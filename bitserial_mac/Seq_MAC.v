==> flow/design.v <==
module sequential_mac #(
    parameter MULTIPLICAND_WIDTH = 16,
    parameter MULTIPLIER_WIDTH = 16
) (
    input wire clk,
    input wire rst,
    input wire start,
    input wire clear_acc,   
    input wire [MULTIPLICAND_WIDTH-1:0] multiplicand,
    input wire [MULTIPLIER_WIDTH-1:0] multiplier,
    input wire multiplier_serial_bit_in,
	output wire [(MULTIPLICAND_WIDTH+MULTIPLIER_WIDTH)-1:0] mult_result,   
    output reg [(MULTIPLICAND_WIDTH+MULTIPLIER_WIDTH)-1:0] mac_result,     
    output wire done
);
    reg mult_start;
    reg [(MULTIPLICAND_WIDTH+MULTIPLIER_WIDTH)-1:0] accumulator;
    localparam IDLE = 2'b00;
    localparam MULTIPLY = 2'b01;
    localparam ACCUMULATE = 2'b10;
    reg [1:0] state, next_state;
    bitserial_multiplier #(
        .MULTIPLICAND_WIDTH(MULTIPLICAND_WIDTH),
        .MULTIPLIER_WIDTH(MULTIPLIER_WIDTH)
    ) mult_inst (
        .clk(clk),
        .rst(rst),
        .start(mult_start),
        .multiplicand(multiplicand),
        .multiplier(multiplier),
        .multiplier_serial_bit_in(multiplier_serial_bit_in),
        .product(mult_result),
        .done(done)
    );
    always @(posedge clk or posedge rst) begin
        if (rst) begin
            state <= IDLE;
            accumulator <= {(MULTIPLICAND_WIDTH+MULTIPLIER_WIDTH){1'b0}};
            mac_result <= {(MULTIPLICAND_WIDTH+MULTIPLIER_WIDTH){1'b0}};
            mult_start <= 1'b0;
        end
        else begin
            state <= next_state;
            if (clear_acc) begin
                accumulator <= {(MULTIPLICAND_WIDTH+MULTIPLIER_WIDTH){1'b0}};
                mac_result <= {(MULTIPLICAND_WIDTH+MULTIPLIER_WIDTH){1'b0}};
            end
            case (state)
                IDLE: begin
                    if (start) begin
                        mult_start <= 1'b1;
                    end
                    else begin
                        mult_start <= 1'b0;
                    end
                end
                MULTIPLY: begin
                    mult_start <= 1'b0;   
                end
                ACCUMULATE: begin
                    accumulator <= accumulator + mult_result;
                    mac_result <= accumulator + mult_result;
                end
                default: begin
                    mult_start <= 1'b0;
                end
            endcase
        end
    end
    always @(*) begin
        case (state)
            IDLE: begin
                if (start)
                    next_state = MULTIPLY;
                else
                    next_state = IDLE;
            end
            MULTIPLY: begin
                if (done)
                    next_state = ACCUMULATE;
                else
                    next_state = MULTIPLY;
            end
            ACCUMULATE: begin
                next_state = IDLE;
            end
            default: begin
                next_state = IDLE;
            end
        endcase
    end
endmodule
module bitserial_multiplier #(
    parameter MULTIPLICAND_WIDTH = 16,
    parameter MULTIPLIER_WIDTH = 16
) (
    input wire clk,
    input wire rst,
    input wire start,
    input wire [MULTIPLICAND_WIDTH-1:0] multiplicand,
    input wire [MULTIPLIER_WIDTH-1:0] multiplier,
	input wire multiplier_serial_bit_in,   
    output reg [(MULTIPLICAND_WIDTH+MULTIPLIER_WIDTH)-1:0] product,
    output reg done
);
    localparam IDLE = 2'b00;
    localparam CALC = 2'b01;
    localparam FINISH = 2'b10;
    reg [(MULTIPLICAND_WIDTH+MULTIPLIER_WIDTH)-1:0] product_out_temp;
    reg [1:0] state, next_state;
    reg [MULTIPLICAND_WIDTH-1:0] mcand_reg;
    reg [MULTIPLIER_WIDTH-1:0] mplier_reg;
    reg [(MULTIPLICAND_WIDTH+MULTIPLIER_WIDTH)-1:0] product_temp;
    reg [$clog2(MULTIPLICAND_WIDTH+MULTIPLIER_WIDTH)-1:0] count;   
	reg multiplier_serial_bit_reg;
    always @(posedge clk or posedge rst) begin
        if (rst) begin
            state <= IDLE;
            mcand_reg <= {MULTIPLICAND_WIDTH{1'b0}};
            mplier_reg <= {MULTIPLIER_WIDTH{1'b0}};
            product_temp <= {(MULTIPLICAND_WIDTH+MULTIPLIER_WIDTH){1'b0}};
            product_out_temp <= {(MULTIPLICAND_WIDTH+MULTIPLIER_WIDTH){1'b0}};
            product <= {(MULTIPLICAND_WIDTH+MULTIPLIER_WIDTH){1'b0}};
            count <= {$clog2(MULTIPLICAND_WIDTH+MULTIPLIER_WIDTH){1'b0}};
            done <= 1'b0;
            multiplier_serial_bit_reg <= 1'b0;			
        end
        else begin
            state <= next_state;
            multiplier_serial_bit_reg <= multiplier_serial_bit_in;			
            case (state)
                IDLE: begin
                    if (start) begin
                        mcand_reg <= multiplicand;
                        mplier_reg <= multiplier;
                        product_temp <= {(MULTIPLICAND_WIDTH+MULTIPLIER_WIDTH){1'b0}};
                        product_out_temp <= {(MULTIPLICAND_WIDTH+MULTIPLIER_WIDTH){1'b0}};
                        count <= {$clog2(MULTIPLICAND_WIDTH+MULTIPLIER_WIDTH){1'b0}};
                        done <= 1'b0;
                    end
                end
                CALC: begin
					if (count <= (MULTIPLICAND_WIDTH-1) ) begin 
						if (multiplier_serial_bit_reg) begin   
							product_temp <= product_temp + (mcand_reg << count);  
						end
						count <= count + 1;
					end
                end
                FINISH: begin
                    product_out_temp <= product_temp;
                    product <= product_temp;
                    done <= 1'b1;
                end
            endcase
        end
    end
    always @(*) begin
        case (state)
            IDLE: begin
                next_state = start ? CALC : IDLE;
            end
            CALC: begin
                next_state = (count == (MULTIPLICAND_WIDTH - 1)) ? FINISH : CALC;				
            end
            FINISH: begin
                next_state = IDLE;
            end
            default: begin
                next_state = IDLE;
            end
        endcase
    end
endmodule
# Reports on sequential_mac
# The steps from the RTL of sequential_mac to its reports follow in flow order.
# Lines are those of the file above, counted from 1.
# Cell names lack the library's common part.
setup:
  top: "sequential_mac"
  clock_port: "clk"
  lib: "sky130hd"
  corner: "tt_025C_1v80"

# Word level
# Counts by Yosys on the flattened word-level netlist (proc, flatten, opt, wreduce; memories kept). Register bits leave out memories and registers merged into their read ports (data or address). Print and check cells are left out.
bits:
  word_cells: 51
  in_bits: 37
  ff_bits: 124
op_classes:
  n_cmp: 1
  n_reduce_logical: 9
  shift: 1
  mux: 19
  addsub: 3
  eq_ne: 8
ops:
  columns: ["op", "n"]
  rows:
  - ["32-bit 2-to-1 mux", 5]
  - ["32-bit adder", 2]
  - ["32-bit case mux with 2-bit select", 1]
  - ["16-bit by 5-bit << shifter with 32-bit output", 1]
  - ["5-bit case mux with 2-bit select", 1]
  - ["5-bit 2-to-1 mux", 2]
  - ["2-bit case mux with 2-bit select", 2]
  - ["2-bit nonzero test", 3]
  - ["5-bit by 1-bit adder with 5-bit output (second input constant)", 1]
  - ["5-bit by 4-bit <= comparator with 1-bit output (second input constant)", 1]
  - ["5-bit by 4-bit == test with 1-bit output (second input constant)", 1]
  - ["2-bit by 1-bit == test with 1-bit output (second input constant)", 2]
  - ["2-bit by 1-bit != test with 1-bit output (second input constant)", 2]
  - ["2-bit == test (second input constant)", 2]
  - ["2-bit zero test", 2]
  - ["2-bit AND reduction", 2]
  - ["4-bit AND reduction", 1]
  - ["1-bit case mux with 2-bit select", 2]
  - ["2-bit 2-to-1 mux", 2]
  - ["1-bit 2-to-1 mux", 4]
  - ["3-bit AND reduction", 1]
  - ["2-bit != test (second input constant)", 1]

# Logic depth
# Depth = most cells in a row (Yosys ltp): at word level without a register or memory, in the mapped netlist without a sequential cell, where the memories' decode and read muxes count.
depth:
  depth_word: 5
  ABC_AREA: 0
  depth_mapped: 19

# Synthesis result
# Source: synth_stat.txt of the flow (Yosys; design flattened, memories mapped). It holds for the ABC_AREA given above (unset counts as 0); a run with the other value may have another netlist.
# The area totals of this step are shown rounded.
mapped:
  sequential_area_um2: 3160
  n_buf: 47
  ff_cells: 126
  cell_count: 971
  mapped_area_um2: 8940
by_type:
  columns: ["type", "n", "type_area_um2"]
  rows:
  - ["dfrtp_1", 124, 3.1E+03]
  - ["ha_1", 64, 800.768]
  - ["mux2_2", 55, 619.344]
  - ["nand2_1", 113, 424.157]
  - ["o21ai_0", 77, 385.37]
  - ["a21oi_1", 73, 365.35]
  - ["xnor2_1", 29, 253.994]
  - ["a21o_1", 31, 232.723]
  - ["xor2_1", 25, 218.96]
  - ["nor2_1", 55, 206.448]
  - ["a22o_1", 23, 201.443]
  - ["mux4_2", 8, 180.173]
  - ["clkbuf_1", 41, 153.898]
  - ["mux2i_1", 12, 120.115]
  - ["inv_1", 27, 101.347]
  - ["nand2b_1", 15, 93.84]
  - ["nor2b_1", 14, 87.584]
  - ["o22ai_1", 14, 87.584]
# Other cell types: 46; their cells: 171.
# By module: a second synthesis without flattening, with its own total; a netlist apart from the flattened one above.
unflattened:
  hier_cells: 1007
  area_unflattened_um2: 9170
# Rows give one instance, submodules left out.
by_module:
  columns: ["mod", "instances", "mod_area_um2", "n_cells", "seq_area_um2"]
  rows:
  - ["bitserial_multiplier", 1, 6100, 641, 2250]
  - ["sequential_mac", 1, 3070, 366, 902]

# Worst setup path after synthesis
# Path of least setup slack by OpenSTA after synthesis, without wires, with an ideal clock, recovery checks aside; 20% of the period is set as input and as output delay. Where synthesis merged equal registers, the netlist keeps one of their names.
synth_timing:
  path_type: "reg-to-reg"
  start: "register mult_inst.count[0]"
  end: "register (no name shown)"
  t_arrival_ns: 3.633
  required_ns: 4.141
  launch_ns: 0.000
  setup_slack_ns: 0.508
  path_buffers: 3
  stages: 19
  path_delay_ns: 3.762
  period_ns: 4.27
  period_less_setup_slack_ns: 3.762
# "path_delay_ns" is the arrival time less input delay plus setup time.
# "stages" counts driving pins, that of a launching flip-flop among them; a cell with two outputs on the path counts twice.
# "period_less_setup_slack_ns" is the clock period less the worst setup slack; recovery checks do not enter. This is arithmetic on one report: input and output delays are still those of the set period (20% each).
# Between the ends stands the longest chain of elaborated cells between them, by number of cells; it is not shown to be the way that was timed. Of several equally long chains one is given.
# A line is the first line of the expression or statement that the cell stems from. Yosys adds cells for indexed reads and writes and turns some case tables into memories.
# A register here has more assigning lines than the two given.
synth_between:
  cell_sequence: "dfrtp_1 -> buf_2 -> clkbuf_1 -> clkbuf_1 -> nand2_1 -> o21ai_0 -> o21ai_0 -> o21ai_0 -> nor2_1 -> ha_1 -> nand2_1 -> nor2_1 -> a221o_1 -> a2111oi_2 -> and2_1 -> o21ai_1 -> a31oi_1 -> xor2_1 -> o21ai_1"
  elab_chain_len: 5
  cone_cells: 8
synth_lines:
  columns: ["item", "line_no", "text"]
  rows:
  - ["from (decl)", 114, "reg [$clog2(MULTIPLICAND_WIDTH+MULTIPLIER_WIDTH)-1:0] count;"]
  - ["from (assign)", 124, "count <= {$clog2(MULTIPLICAND_WIDTH+MULTIPLIER_WIDTH){1'b0}};"]
  - ["from (assign)", 138, "count <= {$clog2(MULTIPLICAND_WIDTH+MULTIPLIER_WIDTH){1'b0}};"]
  - ["16-bit by 5-bit << shifter with 32-bit output", 145, null]
  - ["32-bit adder", 145, null]
  - ["32-bit 2-to-1 mux", 144, "if (multiplier_serial_bit_reg) begin"]
  - ["32-bit 2-to-1 mux", 143, "if (count <= (MULTIPLICAND_WIDTH-1) ) begin"]
  - ["32-bit case mux with 2-bit select", 131, "case (state)"]
  - ["to (assign)", 136, null]
  - ["to (assign)", 145, null]
  - ["to (decl)", 113, null]

# Timing after layout
# Path of least setup slack in the final report of run 2 (OpenROAD, finished layout, wires in). Where an end is a register, its clock arrival counts in the times.
layout_timing:
  path_type: "reg-to-reg"
  start: "register mult_inst.count[1]"
  end: "register (no name shown)"
  setup_slack_ns: -1.05
  required_ns: 3.63
  t_arrival_ns: 4.68
  stages: 19
  path_buffers: 2
  launch_ns: 0.45
  period_ns: 3.32
# Between the ends stands the longest chain of elaborated cells between them, by number of cells; it is not shown to be the way that was timed. Of several equally long chains one is given.
# A register here has more assigning lines than the two given.
layout_between:
  cell_sequence: "dfrtp_2 -> buf_6 -> mux2_4 -> nor2_1 -> a21oi_1 -> buf_4 -> mux2i_4 -> nand2_1 -> o21ai_1 -> nor2_1 -> ha_1 -> nand2_1 -> nor2_2 -> and4_1 -> a21oi_4 -> o21bai_4 -> a31o_2 -> o2bb2ai_1 -> nand3_1"
  elab_chain_len: 5
  cone_cells: 8
layout_lines:
  columns: ["item", "line_no", "text"]
  rows:
  - ["from (decl)", 114, "reg [$clog2(MULTIPLICAND_WIDTH+MULTIPLIER_WIDTH)-1:0] count;"]
  - ["from (assign)", 124, "count <= {$clog2(MULTIPLICAND_WIDTH+MULTIPLIER_WIDTH){1'b0}};"]
  - ["from (assign)", 138, "count <= {$clog2(MULTIPLICAND_WIDTH+MULTIPLIER_WIDTH){1'b0}};"]
  - ["16-bit by 5-bit << shifter with 32-bit output", 145, null]
  - ["32-bit adder", 145, null]
  - ["32-bit 2-to-1 mux", 144, "if (multiplier_serial_bit_reg) begin"]
  - ["32-bit 2-to-1 mux", 143, "if (count <= (MULTIPLICAND_WIDTH-1) ) begin"]
  - ["32-bit case mux with 2-bit select", 131, "case (state)"]
  - ["to (assign)", 136, null]
  - ["to (assign)", 145, null]
  - ["to (decl)", 113, null]

Record of 2 stored runs of the RTL-to-layout flow on sequential_mac, platform sky130hd. The runs are unordered. Constraints: input delay and output delay 20% of the set period each, output load 0.01 pF.
By "clock_period_reached_ns" is meant the clock period of the run minus its worst setup slack. This is arithmetic on one report: input and output delays are still those of the set period (20% each).
"worst_path_time_ns" is the time allowed to the run's worst setup path (the clock period less input and output delay, where it has them) less its slack. Clock arrival times count: a late capture clock shortens it, a late launch clock lengthens it.
"totalPower_w" rests on the timing tool's default activity at the inputs, not on a simulated workload.
Measured values are rounded.

--- run 1 ---
==> flow/run.sh <==
#!/bin/bash
# the make line also repeats the synthesis and layout settings of config.mk as NAME=value (left out here)
make -C /OpenROAD-flow-scripts/flow DESIGN_CONFIG=/design/flow/config.mk WORK_HOME=/design/flow/orfs CLKGATE_MAP_FILE= finish
==> flow/config.mk <==
export PLATFORM = sky130hd
export DESIGN_NAME = sequential_mac
export DESIGN_NICKNAME = sequential_mac
export VERILOG_FILES = /design/flow/design.v
export SDC_FILE = /design/flow/constraint.sdc
export NUM_CORES = 4
export LEC_CHECK = 0
export ABC_AREA = 1
export CAP_MARGIN = 20
export CORE_ASPECT_RATIO = 0.74
export CORE_MARGIN = 8
export CORE_UTILIZATION = 63
export CTS_CLUSTER_DIAMETER = 72
export MAX_ROUTING_LAYER = met4
export PLACE_DENSITY_LB_ADDON = 0.02
export SETUP_SLACK_MARGIN = 0.72
export SLEW_MARGIN = 20
==> flow/constraint.sdc <==
create_clock -name core_clock -period 3.03 [get_ports {clk}]
set_input_delay 0.6060 -clock core_clock [delete_from_list [all_inputs] [get_ports {clk}]]
set_output_delay 0.6060 -clock core_clock [all_outputs]
set_load 0.01 [all_outputs]

==> results, as YAML <==
outcome: "did not finish, routing stopped with ODB-0269"

--- run 2 ---
==> flow/run.sh <==
#!/bin/bash
# the make line also repeats the synthesis and layout settings of config.mk as NAME=value (left out here)
make -C /OpenROAD-flow-scripts/flow DESIGN_CONFIG=/design/flow/config.mk WORK_HOME=/design/flow/orfs CLKGATE_MAP_FILE= finish
==> flow/config.mk <==
export PLATFORM = sky130hd
export DESIGN_NAME = sequential_mac
export DESIGN_NICKNAME = sequential_mac
export VERILOG_FILES = /design/flow/design.v
export SDC_FILE = /design/flow/constraint.sdc
export NUM_CORES = 4
export LEC_CHECK = 0
export CAP_MARGIN = 20
export CELL_PAD_IN_SITES_GLOBAL_PLACEMENT = 0
export CORE_ASPECT_RATIO = 1.28
export CORE_MARGIN = 2
export CORE_UTILIZATION = 49
export GPL_ROUTABILITY_DRIVEN = 0
export MIN_ROUTING_LAYER = met1
export PLACE_DENSITY = 0.89
export SETUP_SLACK_MARGIN = 0.84
export SLEW_MARGIN = 30
export TNS_END_PERCENT = 80
==> flow/constraint.sdc <==
create_clock -name core_clock -period 3.32 [get_ports {clk}]
set_input_delay 0.6640 -clock core_clock [delete_from_list [all_inputs] [get_ports {clk}]]
set_output_delay 0.6640 -clock core_clock [all_outputs]
set_load 0.01 [all_outputs]

==> results, as YAML <==
results:
  final_die_area_um2: 19400
  timing.setup.tns_ns: -15.9
  final_hold_ws_ns: 0.540
  totalPower_w: 0.00378
  worst_path_time_ns: 4.37
  critical_path_type: "reg-to-reg"
  synth_area_um2: 8940
  setup_worst_slack_ns: -1.05
  clock_period_reached_ns: 4.369
  layout_stdcell_area_um2: 13700
